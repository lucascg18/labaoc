==> flow/design.v <==
module MemoriaDeDados #(
    parameter DATA_WIDTH = 32,
    parameter ADDR_WIDTH = 10,
    parameter DEPTH = 50
)(
    input               clk,
    input               mem_write,
    input               mem_read,
    input       [1:0]   store_size,
    input       [1:0]   load_size,
    input               load_unsigned,
    input       [31:0]  endereco,
    input       [31:0]  write_data,
    input  wire         preload,
    input  wire [31:0]  n_in,
    output reg  [31:0]  read_data,
    output wire [31:0]  tap_addr1
);
    reg [DATA_WIDTH-1:0] mem [0:DEPTH-1];
    reg [31:0] tap_reg;
    assign tap_addr1 = tap_reg;
    always @(posedge clk) begin
        mem[0] <= n_in;
        tap_reg <= mem[10];
        if (mem_write) begin
            case (store_size)
                2'b00:   
                    mem[endereco[ADDR_WIDTH-1:2]][(endereco[1:0]*8)+:8] <= write_data[7:0];
                2'b01:   
                    mem[endereco[ADDR_WIDTH-1:2]][(endereco[1]*16)+:16] <= write_data[15:0];
                default:  
                    mem[endereco[ADDR_WIDTH-1:2]] <= write_data;
            endcase
        end
    end
    always @(posedge clk) begin
        read_data <= 32'b0;
        if (mem_read) begin
            case (load_size)
                2'b00: begin  
                    case (endereco[1:0])
                        2'b00:   read_data <= load_unsigned ? {24'b0, mem[endereco[ADDR_WIDTH-1:2]][7:0]} : {{24{mem[endereco[ADDR_WIDTH-1:2]][7]}}, mem[endereco[ADDR_WIDTH-1:2]][7:0]};
                        2'b01:   read_data <= load_unsigned ? {24'b0, mem[endereco[ADDR_WIDTH-1:2]][15:8]} : {{24{mem[endereco[ADDR_WIDTH-1:2]][15]}}, mem[endereco[ADDR_WIDTH-1:2]][15:8]};
                        2'b10:   read_data <= load_unsigned ? {24'b0, mem[endereco[ADDR_WIDTH-1:2]][23:16]} : {{24{mem[endereco[ADDR_WIDTH-1:2]][23]}}, mem[endereco[ADDR_WIDTH-1:2]][23:16]};
                        default: read_data <= load_unsigned ? {24'b0, mem[endereco[ADDR_WIDTH-1:2]][31:24]} : {{24{mem[endereco[ADDR_WIDTH-1:2]][31]}}, mem[endereco[ADDR_WIDTH-1:2]][31:24]};
                    endcase
                end
                2'b01: begin  
                    case (endereco[1])
                        1'b0:    read_data <= load_unsigned ? {16'b0, mem[endereco[ADDR_WIDTH-1:2]][15:0]} : {{16{mem[endereco[ADDR_WIDTH-1:2]][15]}}, mem[endereco[ADDR_WIDTH-1:2]][15:0]};
                        default: read_data <= load_unsigned ? {16'b0, mem[endereco[ADDR_WIDTH-1:2]][31:16]} : {{16{mem[endereco[ADDR_WIDTH-1:2]][31]}}, mem[endereco[ADDR_WIDTH-1:2]][31:16]};
                    endcase
                end
                default: begin  
                    read_data <= mem[endereco[ADDR_WIDTH-1:2]];
                end
            endcase
        end
    end
endmodule
### Step by step through the tools: MemoriaDeDados

The steps from the RTL of MemoriaDeDados to its reports follow in flow order.
Line numbers count from 1 in the design file above.
A cell with n/a has no value.

| inputs | value |
|---|---|
| design top | MemoriaDeDados |
| clock input | clk |
| library | sky130hd |
| timing corner | tt_025C_1v80 |

### After elaboration

Source: Yosys, flattened and elaborated, memories not mapped. Widths are those after wreduce; folded enables and synchronous resets count as part of the registers. Registers that Yosys merges into a memory's read port (data or address) are not register bits. Print and check cells do not count. Equal cells are merged and count once.
Yosys's memory passes give these memory sizes; they may raise the number of words (mostly to a power of two), join words into wider ones and drop unused or constant bits.

| bit counts | value |
|---|---|
| register bits | 32 |
| RAM bits | 1600 |
| clocked read ports x word width | 32 |
| memories kept | 1 |
| output and inout port bits | 64 |
| cells after elaboration | 163 |

| operators by class | value |
|---|---|
| eq/ne operators | 4 |
| shifts and indexed selects | 4 |
| muxes and demuxes | 85 |
| bitwise operators | 64 |
| reduce/logical cells | 4 |

Memories:

| memory | depth | bits a word | rd ports | wr ports | line | source |
|---|---|---|---|---|---|---|
| mem | 50 | 32 | 2 | 2 | 19 | `reg [DATA_WIDTH-1:0] mem [0:DEPTH-1];` |

Operator list:

| operator | count |
|---|---|
| two-way mux 32 bit | 17 |
| case mux 32 bit (select 3 bit) | 1 |
| two-way mux 1 bit | 66 |
| OR 1 bit | 64 |
| case mux 32 bit (select 2 bit) | 1 |
| left shift 16 x 5 -> 32 bit | 1 |
| left shift 16 x 5 -> 32 bit with constant A | 1 |
| left shift 8 x 5 -> 32 bit | 1 |
| left shift 8 x 5 -> 32 bit with constant A | 1 |
| == test 2 x 1 -> 1 bit with constant B | 3 |
| zero test 2 bit | 3 |
| == test 2 bit with constant B | 1 |
| OR reduction 2 bit | 1 |

### Logic depth

Longest topological path by Yosys (ltp), each cell counted once; first at word level (registers and memories cut), then after technology mapping (sequential cells cut; the memories' decode and read muxes count).

| logic depth | value |
|---|---|
| depth after elaboration | 5 |
| ABC_AREA | 0 |
| depth in mapped cells | 13 |

### Synthesis result

The flow's flattened synthesis, as Yosys stat reports it; memories are mapped. The netlist is that of the ABC_AREA named above (0 if unset); the other value can give another one.

| synthesis totals | value |
|---|---|
| cells in the netlist | 3689 |
| synthesis area | 0.063297 sq mm |
| area of sequential cells | 0.049007 sq mm |
| mapped flip-flops | 1664 |
| buffers | 266 |

Cell types:

| cell type | count |
|---|---|
| sky130_fd_sc_hd__edfxtp_1 | 1568 |
| sky130_fd_sc_hd__a22oi_1 | 443 |
| sky130_fd_sc_hd__dfxtp_1 | 96 |
| sky130_fd_sc_hd__nor2_1 | 242 |
| sky130_fd_sc_hd__mux2_2 | 79 |
| sky130_fd_sc_hd__mux4_2 | 33 |
| sky130_fd_sc_hd__mux2i_1 | 68 |
| sky130_fd_sc_hd__buf_2 | 124 |
| sky130_fd_sc_hd__a221oi_1 | 61 |
| sky130_fd_sc_hd__nand2_1 | 134 |
| sky130_fd_sc_hd__a22o_1 | 51 |
| sky130_fd_sc_hd__nand4_1 | 65 |
| sky130_fd_sc_hd__buf_6 | 30 |
| sky130_fd_sc_hd__a31oi_1 | 48 |
| sky130_fd_sc_hd__a222oi_1 | 28 |
| sky130_fd_sc_hd__o21ai_0 | 52 |
| sky130_fd_sc_hd__clkbuf_1 | 69 |
| sky130_fd_sc_hd__a21oi_1 | 50 |

Not listed: further types 72, cells in them 448.

### Worst setup path after synthesis

Path of least setup slack by OpenSTA after synthesis, without wires, with an ideal clock, recovery checks aside; 20% of the period is set as input and as output delay. Where synthesis merged equal registers, the netlist keeps one of their names.

| path after synthesis | value |
|---|---|
| kind | input-to-reg |
| start | in store_size[1] |
| end | mem mem[10][31] |
| period | 9290 ps |
| input delay | 1858 ps |
| library setup time | 594 ps |
| time at the first pin | 1858 ps |
| arrival | 4517 ps |
| data required time | 8696 ps |
| path slack | 4179 ps |
| delay of the path | 3253 ps |
| stages | 6 |
| buffers on the path | 1 |
| period reached after synthesis | 5111 ps |

"delay of the path" = arrival - input delay + setup time.
"stages" counts driving pins, that of a launching flip-flop among them; a cell with two outputs on the path counts twice.
"period reached after synthesis" = period - worst setup slack (recovery checks aside). The figure is calculated, with input and output delays left at 20% of the set period.

| on the way, after synthesis | value |
|---|---|
| cell sequence | sky130_fd_sc_hd__nor2_1 > sky130_fd_sc_hd__and2_1 > sky130_fd_sc_hd__clkbuf_1 > sky130_fd_sc_hd__and3_1 > sky130_fd_sc_hd__a21oi_1 > sky130_fd_sc_hd__o21ai_0 |

Ends and longest elaborated chain, after synthesis:

| what | line | source |
|---|---|---|
| from (decl) | 9 | `input       [1:0]   store_size,` |
| to (decl) | 19 | `reg [DATA_WIDTH-1:0] mem [0:DEPTH-1];` |

Chain of elaborated cells between the ends: none given.

### Worst path after layout

From the final timing report of record 1: the path of least setup slack in the routed layout; clock arrival at registers is part of the times.
The path's times are printed in steps of 10 ps; the period is the one set.

| path post-layout | value |
|---|---|
| kind | input-to-reg |
| start | in endereco[2] |
| end | reg read_data[7] |
| period | 4670 ps |
| input delay | 930 ps |
| library setup time | 170 ps |
| time at the first pin | 930 ps |
| arrival | 5470 ps |
| data required time | 5370 ps |
| path slack | -90 ps |
| stages | 10 |
| buffers on the path | 3 |

The rows between start and end are the longest chain of elaborated cells between them; the timing report does not say that the signal goes this way. Where chains are equally long, one stands for them.
Each line given opens the expression or statement behind the cell; cells for indexed reads and writes are added by Yosys, which also makes memories of some case tables.
The chain passes a memory read, where the word-level depth is cut; so it can be longer than that depth.
A register here has more assigning lines than the two given.

| on the way, post-layout | value |
|---|---|
| cell sequence | sky130_fd_sc_hd__buf_6 > sky130_fd_sc_hd__buf_4 > sky130_fd_sc_hd__nor4bb_1 > sky130_fd_sc_hd__a22oi_1 > sky130_fd_sc_hd__o2111ai_1 > sky130_fd_sc_hd__nor4_2 > sky130_fd_sc_hd__buf_4 > sky130_fd_sc_hd__a211oi_1 > sky130_fd_sc_hd__a311oi_1 > sky130_fd_sc_hd__a311oi_1 |
| cells in the longest elaborated chain | 4 |

Ends and longest elaborated chain, post-layout:

| what | line | source |
|---|---|---|
| from (decl) | 12 | `input       [31:0]  endereco,` |
| memory read (50 x 32 bit) | 19 | `reg [DATA_WIDTH-1:0] mem [0:DEPTH-1];` |
| two-way mux 32 bit | 50 | `1'b0:    read_data <= load_unsigned ? {16'b0, mem[endereco[ADDR_WIDTH-1:2]][15:0]} : {{16{mem[endereco[ADDR_WI ...` |
| two-way mux 32 bit | 49 | `case (endereco[1])` |
| case mux 32 bit (select 2 bit) | 39 | `case (load_size)` |
| to (assign) | 42 | `2'b00:   read_data <= load_unsigned ? {24'b0, mem[endereco[ADDR_WIDTH-1:2]][7:0]} : {{24{mem[endereco[ADDR_WID ...` |
| to (assign) | 43 | `2'b01:   read_data <= load_unsigned ? {24'b0, mem[endereco[ADDR_WIDTH-1:2]][15:8]} : {{24{mem[endereco[ADDR_WI ...` |
| to (decl) | 16 | `output reg  [31:0]  read_data,` |

==> results <==
Flow measurements of MemoriaDeDados on sky130hd: 2 stored runs with different settings, listed in no order. Input and output delays are each 20% of the period that was set; the output load is 0.01 pF.
"period achieved" means the clock period less the worst setup slack. The figure is calculated, with input and output delays left at 20% of the set period.
"time on the worst setup path" means the part of the period allowed to the worst setup path (the constraints hold back 20% at inputs and 20% at outputs) less its slack; where the path has registers, the arrival times of their clocks count too.
By "total power after layout" is meant OpenSTA's value without simulated activity: inputs other than the clock are taken to toggle once in ten clock periods, and the tool carries that through the logic.
"time on the worst setup path" is given in steps of 10 ps.
Among the settings, n/a means not set for that run.
A result given as n/a is not shown for that run.

| stored run | period_ns | CORE_UTILIZATION | PLACE_DENSITY | CORE_ASPECT_RATIO | CELL_PAD_IN_SITES_DETAIL_PLACEMENT | GPL_TIMING_DRIVEN | GPL_ROUTABILITY_DRIVEN | CTS_CLUSTER_SIZE | CTS_CLUSTER_DIAMETER | CAP_MARGIN | SLEW_MARGIN | CORE_MARGIN | PLACE_DENSITY_LB_ADDON | CELL_PAD_IN_SITES_GLOBAL_PLACEMENT | MIN_ROUTING_LAYER | MAX_ROUTING_LAYER | time on the worst setup path (ps) | worst path kind | chip area after synthesis (Yosys) (sq mm) | utilization of the finished layout (%) | area of the standard cells in the finished layout (sq mm) | summed negative setup slack (ps) | period achieved (ps) | worst setup slack after layout (ps) | die footprint (sq mm) | worst hold slack (ps) | total power after layout (µW) |
|---|---|---|---|---|---|---|---|---|---|---|---|---|---|---|---|---|---|---|---|---|---|---|---|---|---|---|---|
| record 1 | 4.67 | 47 | 0.62 | 1.85 | 2 | 1 | 0 | 11 | 216 | 25 | 10 | 2 | n/a | n/a | n/a | n/a | 3830 | input-to-reg | 0.063297 | 55.9 | 0.074833 | -152 | 4762 | -92 | 0.137766 | 378 | 33453 |
| record 2 | 3.82 | 71 | n/a | 0.68 | 2 | n/a | n/a | 90 | n/a | 10 | 15 | 2 | 0.05 | 0 | met2 | met4 | n/a | n/a | n/a | n/a | n/a | n/a | n/a | n/a | n/a | n/a | n/a |

Record 2: not finished: placement ended with error DPL-0033
